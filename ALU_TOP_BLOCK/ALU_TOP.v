==> flow/design.v <==
module ALU_TOP #(parameter wid =16,parameter MB=32)   
  (
   input  wire [wid-1:0] A,
   input  wire [wid-1:0] B,
   input  wire [3:0]     alu_fun,
   input  wire           clk,
   input  wire           rest,
   output wire  [wid-1:0]  ari_out,   
   output wire            carry_out,
   output wire            ari_flag,
   output wire  [wid-1:0] log_out,
   output wire            log_flag,
   output wire  [wid-1:0] cmp_out,
   output wire            cmp_flag,
   output wire  [wid-1:0] shift_out,
   output wire            shift_flag
   ); 
  wire  AR_EN,LO_EN,CM_EN,SH_EN; 
  wire [1:0]  ms,ls;
  assign ms=alu_fun[1:0];
  assign ls=alu_fun[3:2];
  ari_unit U_arithmatic (
  .A(A),
  .B(B),
  .clk(clk),
  .rest(rest),
  .alu_fun(ms),
  .ari_EN(AR_EN),
  .ari_out(ari_out),
  .carry_out(carry_out),
  .ari_flag(ari_flag)
  );
  cmp_unit U_compare (
  .A(A),
  .B(B),
  .clk(clk),
  .rest(rest),
  .alu_fun(ms),
  .cmp_EN(CM_EN),
  .cmp_out(cmp_out),
  .cmp_flag(cmp_flag)
  );
  log_unit U_logic (
  .A(A),
  .B(B),
  .clk(clk),
  .rest(rest),
  .alu_fun(ms),
  .log_EN(LO_EN),
  .log_out(log_out),
  .log_flag(log_flag)
  );
  shift_unit U_shift (
  .A(A),
  .B(B),
  .clk(clk),
  .rest(rest),
  .alu_fun(ms),
  .shift_EN(SH_EN),
  .shift_out(shift_out),
  .shift_flag(shift_flag)
  );
  dec_unit U_decoder (
  .alu_fun(ls),
  .cmp_EN(CM_EN),
  .ari_EN(AR_EN),
  .shift_EN(SH_EN),
  .log_EN(LO_EN)
  );
endmodule 
module ari_unit #(parameter width =16,parameter MSB=32)  
(      input      [width-1:0] A,
       input      [width-1:0] B,
       input                  clk,
       input                  rest,
       input      [1:0]       alu_fun,
       input                  ari_EN,
       output reg [width-1:0] ari_out,  
       output reg             carry_out,
       output reg             ari_flag
       );
       reg  [width-1:0] ari_out_reg;  
 always @(posedge clk or negedge rest)  
       begin 
         if(!rest)
        ari_out ='b0;
      else
          ari_out <=ari_out_reg;
       end  
 always @(*)
      begin 
        carry_out=1'b0;
        ari_flag=1'b0;
        ari_out_reg='b0;
        if(ari_EN)
          begin
          case(alu_fun)    
          2'b00: begin
                 { carry_out,ari_out_reg}=A+B;
                  ari_flag=1'b1;
                  end 
          2'b01:begin
                {carry_out,ari_out_reg}=A-B;                  
                 ari_flag=1'b1;
                end                               
          2'b10:begin
                ari_out_reg=A*B;
                ari_flag=1'b1;
                end                                 
          2'b11:begin
                ari_out_reg=A/B;
                ari_flag=1'b1;
               end                   
          default: ari_out_reg='b0; 
          endcase
        end  
        else
            begin
            ari_out_reg='b0;
            end   
      end
  endmodule   
module cmp_unit #(parameter width =16)  
(      input      [width-1:0] A,
       input      [width-1:0] B,
       input                  clk,
       input                  rest,
       input      [1:0]       alu_fun,
       input                  cmp_EN,
       output reg [width-1:0] cmp_out,
       output reg             cmp_flag
       );
       reg [width-1:0]  cmp_out_reg; 
 always @(posedge clk or negedge rest)   
       begin 
         if(!rest)
        cmp_out ='b0;
      else
          cmp_out <=cmp_out_reg;
       end  
 always @(*)
      begin 
        cmp_flag=1'b0;
        cmp_out_reg=1'b0;
        if(cmp_EN)
          begin
              case(alu_fun)    
              2'b00: begin
                        cmp_out_reg='b0;
                        cmp_flag=1'b1;
                     end                                       
              2'b01:begin
                     if(A==B)
                       begin
                        cmp_out_reg='b1;
                        cmp_flag=1'b1;
                       end 
                      else
                        begin
                        cmp_out_reg='b0;
                        end
                    end
              2'b10:begin
                     if(A>B)
                       begin
                        cmp_out_reg='b10;
                        cmp_flag=1'b1;
                       end 
                      else
                        begin
                        cmp_out_reg='b0;
                        end
                    end
              2'b11:begin
                     if(A<B)
                       begin
                        cmp_out_reg='b11;
                        cmp_flag=1'b1;
                       end 
                      else
                        begin
                        cmp_out_reg='b0;
                        end
                    end
              default: cmp_out_reg='b0; 
              endcase
       end        
       else
          begin
          cmp_out_reg='b0;
          end 
      end
  endmodule   
module dec_unit   
(     
       input           [1:0]     alu_fun,
       output    reg             ari_EN,
       output    reg             log_EN,
       output    reg             cmp_EN,
       output    reg             shift_EN
       );
 always @(*)  
       begin 
       ari_EN=1'b0;
       log_EN=1'b0;
       cmp_EN=1'b0;
       shift_EN=1'b0;
       casex(alu_fun)
         2'b00:ari_EN=1'b1;
         2'b11:shift_EN=1'b1;
         2'b10:cmp_EN=1'b1;
         2'b01:log_EN=1'b1;
         default: begin
                   ari_EN=1'b0;
                   log_EN=1'b0;
                   cmp_EN=1'b0;
                   shift_EN=1'b0;
                  end
       endcase           
       end         
endmodule 
module log_unit #(parameter width =16)  
(      input      [width-1:0] A,
       input      [width-1:0] B,
       input                  clk,
       input                  rest,
       input      [1:0]       alu_fun,
       input                  log_EN,
       output reg [width-1:0] log_out,
       output reg             log_flag
       );
       reg  [width-1:0] log_out_reg; 
 always @(posedge clk or negedge rest)   
       begin 
         if(!rest)
        log_out =1'b0;
      else
          log_out <=log_out_reg;
       end  
 always @(*)
      begin 
        log_flag=1'b0;
        log_out_reg='b0;
        if(log_EN)
        begin  
             case(alu_fun)    
             2'b00: begin                    
                        log_out_reg=A&B;
                        log_flag=1'b1;
                    end                                     
            2'b01:begin     
                        log_out_reg=A|B;
                        log_flag=1'b1;
                   end     
            2'b10:begin                  
                        log_out_reg=~(A&B);
                        log_flag=1'b1;
                  end                    
           2'b11:begin           
                        log_out_reg=~(A|B);
                        log_flag=1'b1;
                 end                  
           default: log_out_reg='b0; 
          endcase  
        end
        else
            begin
            log_out_reg='b0;
            end
      end      
  endmodule   
module shift_unit #(parameter width =16)  
(      input      [width-1:0] A,
       input      [width-1:0] B,
       input                  clk,
       input                  rest,
       input      [1:0]       alu_fun,
       input                  shift_EN,
       output reg [(width*2)-1:0] shift_out,
       output reg             shift_flag
       );
       reg  [(width*2)-1:0]  shift_out_reg; 
 always @(posedge clk or negedge rest)   
       begin 
         if(!rest)
        shift_out <='b0;
      else
          shift_out <=shift_out_reg;
       end  
 always @(*)
      begin 
        shift_flag=1'b0;
        shift_out_reg='b0;
        if(shift_EN)
          begin
          case(alu_fun)    
              2'b00:begin              
                        shift_out_reg=A>>1;
                        shift_flag=1'b1;
                    end                                   
              2'b01:begin
                        shift_out_reg=A<<1;
                        shift_flag=1'b1;
                    end                 
              2'b10:begin
                        shift_out_reg=B>>1;
                        shift_flag=1'b1;
                    end 
              2'b11:begin   
                        shift_out_reg=B<<1;
                        shift_flag=1'b1;
                    end 
             default: shift_out_reg='b0; 
             endcase  
          end
          else
             begin
             shift_out_reg='b0;
             end
      end       
  endmodule   
== Tool chain data of ALU_TOP ==
What the tools print for ALU_TOP, step after step.
Line numbers count from 1 in the design file above.
Operators: Yosys type, input widths -> output width; for muxes data width and select width s.
Library cell names are shortened.
The mark n/a stands for no value.

* Top: ALU_TOP
* Clock input: clk
* Standard-cell library: sky130hd
* Library corner: tt_025C_1v80

== Word-level counts ==
Yosys after proc, flatten, opt, wreduce and memory -nomap, before mapping. Enables and synchronous resets that opt folds into registers are not counted as muxes. Memory bits, and registers merged into a memory's read port (data or address), are not among the register bits. Print and check cells are not counted.

* Bits in registers: 64
* Input port bits: 38
* Word-level cells: 55

* $add $sub $neg: 2
* Multiply operators: 1
* Div/mod/pow operators: 1
* Magnitude comparators: 2
* Equal/unequal tests: 7
* Muxes and demuxes: 26
* Bitwise gates (word level): 4
* Reduce/logical cells: 8

{| class="wikitable"
|+ Operators with widths
! cell !! number
|-
| $div 16x16->16 || 1
|-
| $mul 16x16->16 || 1
|-
| $pmux 16 s4 || 4
|-
| $mux 16 || 4
|-
| $not 16->16 || 2
|-
| $add 16x16->17 || 1
|-
| $sub 16x16->17 || 1
|-
| $gt 16x16->1 || 1
|-
| $lt 16x16->1 || 1
|-
| $eq 16x16->1 || 1
|-
| $and 16x16->16 || 1
|-
| $or 16x16->16 || 1
|-
| $reduce_or 3->1 || 4
|-
| $mux 1 || 10
|-
| $eq 2x2->1 const B || 4
|-
| $pmux 1 s2 || 4
|-
| $eq 2x1->1 const B || 2
|-
| $logic_not 2->1 || 2
|-
| $reduce_or 4->1 || 1
|-
| $pmux 1 s4 || 1
|-
| $mux 2 || 2
|-
| $pmux 1 s3 || 1
|-
| $reduce_or 2->1 || 1
|}

== Longest topological paths ==
Longest topological path by Yosys (ltp), each cell counted once; first at word level (registers and memories cut), then after technology mapping (sequential cells cut; the memories' decode and read muxes count).

* Depth in word-level cells: 4
* ABC_AREA: 1
* Gate-level depth with buffers: 253

== Synthesis result ==
Yosys stat after the flow's synthesis: flattened, memories mapped to cells. It holds for the ABC_AREA given above (unset counts as 0); a run with the other value may have another netlist.

* Cell count: 2223
* Mapped area: 15073.2 µm²
* Flip-flops: 50
* Buffer cells: 90

{| class="wikitable"
|+ Cell types
! cell type !! number
|-
| ha_1 || 236
|-
| nand2_1 || 495
|-
| fa_1 || 82
|-
| inv_1 || 384
|-
| dfrtp_1 || 50
|-
| a21oi_1 || 145
|-
| nand3_1 || 116
|-
| o21ai_0 || 99
|-
| xor2_1 || 49
|-
| nand2_2 || 58
|-
| nor2_1 || 85
|-
| xnor2_1 || 34
|-
| or2_2 || 45
|-
| nand3_2 || 27
|-
| clkbuf_1 || 52
|-
| and2_1 || 30
|-
| o21ai_2 || 15
|-
| buf_4 || 17
|}

Not listed: further types 52, cells in them 204.

== Worst setup path after synthesis ==
Source: OpenSTA report_checks on the synthesized netlist (no wires, ideal clock, input and output delay 20% of the period each), path of least setup slack; recovery checks are left aside. Register names are those of the netlist, which keeps one name where synthesis merged equal registers.

* Kind: in2reg
* From: in B[0]
* To: reg U_arithmatic.ari_out[0]
* Clock period: 42100 ps
* Input delay: 8420 ps
* Launch time at the first pin: 8420 ps
* Arrival time: 31785 ps
* Data required time: 41974 ps
* Path slack: 10189 ps
* Delay of the path: 23491 ps
* Stages on the path: 240
* Path buffers: 7
* Synthesis period reached: 31911 ps

"delay of the path" is the arrival time less input delay plus setup time.
"stages on the path": output pins that drive a net of the path, with the launching flip-flop's if there is one; two outputs of one cell count as two.
"synthesis period reached" = period - worst setup slack (recovery checks aside). The figure is calculated, with input and output delays left at 20% of the set period.
Between the ends stands the longest chain of elaborated cells between them, by number of cells; it is not shown to be the way that was timed. Of several equally long chains one is given.
A line is the first line of the expression or statement that the cell stems from. Yosys adds cells for indexed reads and writes and turns some case tables into memories.

* Path through: inv_1 ha_1 inv_1 nor2_1 nand2_1 nor2_1 o21ai_0 nand3_1 nand2_1 inv_1 ha_1 a21o_1 nand3_1 a21o_1 clkinv_1 nand2_1 nand2_1 inv_1 [204 not listed] nand2_2 clkbuf_8 nand2_1 o21ai_0 ha_1 a21boi_0 o21a_1 o21a_1 o21a_1 o21a_1 o21ai_0 nand2_1 a21oi_1 o211ai_1 nand4_1 nand3_1 o21ai_0 a21oi_1
* Cells in the longest elaborated chain: 3
* Elaborated cells between the ends (all ways): 6
* RTL lines with such cells: 6

{| class="wikitable"
|+ RTL lines, path post-synthesis
! element !! RTL line !! text
|-
| start: declaration || 4 || <nowiki>input  wire [wid-1:0] B,</nowiki>
|-
| $div 16x16->16 || 111 || <nowiki>ari_out_reg=A/B;</nowiki>
|-
| $pmux 16 s4 || 97 || <nowiki>case(alu_fun)</nowiki>
|-
| $mux 16 || 95 || <nowiki>if(ari_EN)</nowiki>
|-
| end: assignment || 86 || <nowiki>ari_out ='b0;</nowiki>
|-
| end: assignment || 88 || <nowiki>ari_out <=ari_out_reg;</nowiki>
|-
| end: declaration || 78 || <nowiki>output reg [width-1:0] ari_out,</nowiki>
|}

== Path in the finished layout ==
From the final timing report of job 1: the path of least setup slack in the routed layout; clock arrival at registers is part of the times.
The path's times are printed in steps of 10 ps; the period is the one set.

* Kind: in2reg
* From: in B[0]
* To: reg U_arithmatic.ari_out[0]
* Clock period: 46000 ps
* Input delay: 9200 ps
* Launch time at the first pin: 9200 ps
* Arrival time: 37540 ps
* Data required time: 46170 ps
* Path slack: 8630 ps
* Stages on the path: 242
* Path buffers: 7

Between the ends stands the longest chain of elaborated cells between them, by number of cells; it is not shown to be the way that was timed. Of several equally long chains one is given.

* Path through: clkdlybuf4s50_1 buf_4 inv_1 buf_4 ha_1 nand2_1 nor2_1 nand2_1 nor2_1 nand2_1 nand2_1 nand2_1 nand2_1 inv_1 ha_1 a21o_1 nand3_1 a21o_1 [206 not listed] nand2_1 nand2_4 nand2_1 o21ai_0 ha_1 a21boi_0 o21a_1 o21a_1 o21a_1 o21a_1 o21ai_0 nand2_1 a21oi_1 o211ai_1 nand4_1 nand3_1 o21ai_0 a21oi_1
* Cells in the longest elaborated chain: 3
* Elaborated cells between the ends (all ways): 6
* RTL lines with such cells: 6

{| class="wikitable"
|+ RTL lines, path after layout
! element !! RTL line !! text
|-
| start: declaration || 4 || <nowiki>input  wire [wid-1:0] B,</nowiki>
|-
| $div 16x16->16 || 111 || <nowiki>ari_out_reg=A/B;</nowiki>
|-
| $pmux 16 s4 || 97 || <nowiki>case(alu_fun)</nowiki>
|-
| $mux 16 || 95 || <nowiki>if(ari_EN)</nowiki>
|-
| end: assignment || 86 || <nowiki>ari_out ='b0;</nowiki>
|-
| end: assignment || 88 || <nowiki>ari_out <=ari_out_reg;</nowiki>
|-
| end: declaration || 78 || <nowiki>output reg [width-1:0] ari_out,</nowiki>
|}

Add stored flow runs of ALU_TOP

Below are 2 stored runs of the flow (Yosys, OpenROAD; platform sky130hd) on ALU_TOP, each with its settings and what was measured, unordered. Constraints: input delay and output delay 20% of the set period each, output load 0.01 pF.
By "reached clock period" is meant the clock period of the run minus its worst setup slack. This is arithmetic on one report: input and output delays are still those of the set period (20% each).
"time used up by the worst setup path" means the part of the period allowed to the worst setup path (the constraints hold back 20% at inputs and 20% at outputs) less its slack; where the path has registers, the arrival times of their clocks count too.
By "total power of the final layout" is meant OpenSTA's value without simulated activity: inputs other than the clock are taken to toggle once in ten clock periods, and the tool carries that through the logic.
"time used up by the worst setup path" is known to 10 ps.

=== Job 1 ===
{| class="wikitable"
! Setting !! Value
|-
| period_ns || 46.0
|-
| CORE_UTILIZATION || 50
|-
| SETUP_SLACK_MARGIN || 5.0
|-
| CELL_PAD_IN_SITES_DETAIL_PLACEMENT || 0
|-
| TNS_END_PERCENT || 65
|-
| ABC_AREA || 1
|-
| GPL_TIMING_DRIVEN || 1
|-
| GPL_ROUTABILITY_DRIVEN || 1
|-
| SLEW_MARGIN || 15
|-
| CAP_MARGIN || 20
|-
| CORE_MARGIN || 2
|-
! Result !! Value
|-
| Summed negative setup slack || 0 ps
|-
| Standard-cell area of the final layout || 16518.3 µm²
|-
| Reached clock period || 37373 ps
|-
| Yosys chip area after synthesis || 15073.2 µm²
|-
| Worst setup slack after layout || 8627 ps
|-
| Overall die area || 31550.6 µm²
|-
| Time used up by the worst setup path || 28170 ps
|-
| Class of the worst setup path || in2reg
|-
| Utilization || 0.557
|-
| Total power of the final layout || 470.6 uW
|}

=== Job 2 ===
{| class="wikitable"
! Setting !! Value
|-
| period_ns || 23.0
|-
| CORE_UTILIZATION || 70
|-
| SETUP_SLACK_MARGIN || 4.4
|-
| PLACE_DENSITY || 0.67
|-
| HOLD_SLACK_MARGIN || -0.06
|-
| CORE_MARGIN || 4
|-
| TNS_END_PERCENT || 55
|-
| ABC_AREA || 1
|-
| GPL_TIMING_DRIVEN || 1
|-
| CTS_CLUSTER_DIAMETER || 378
|-
| SLEW_MARGIN || 5
|-
| CAP_MARGIN || 20
|}
Unfinished; error GRT-0116 in routing.
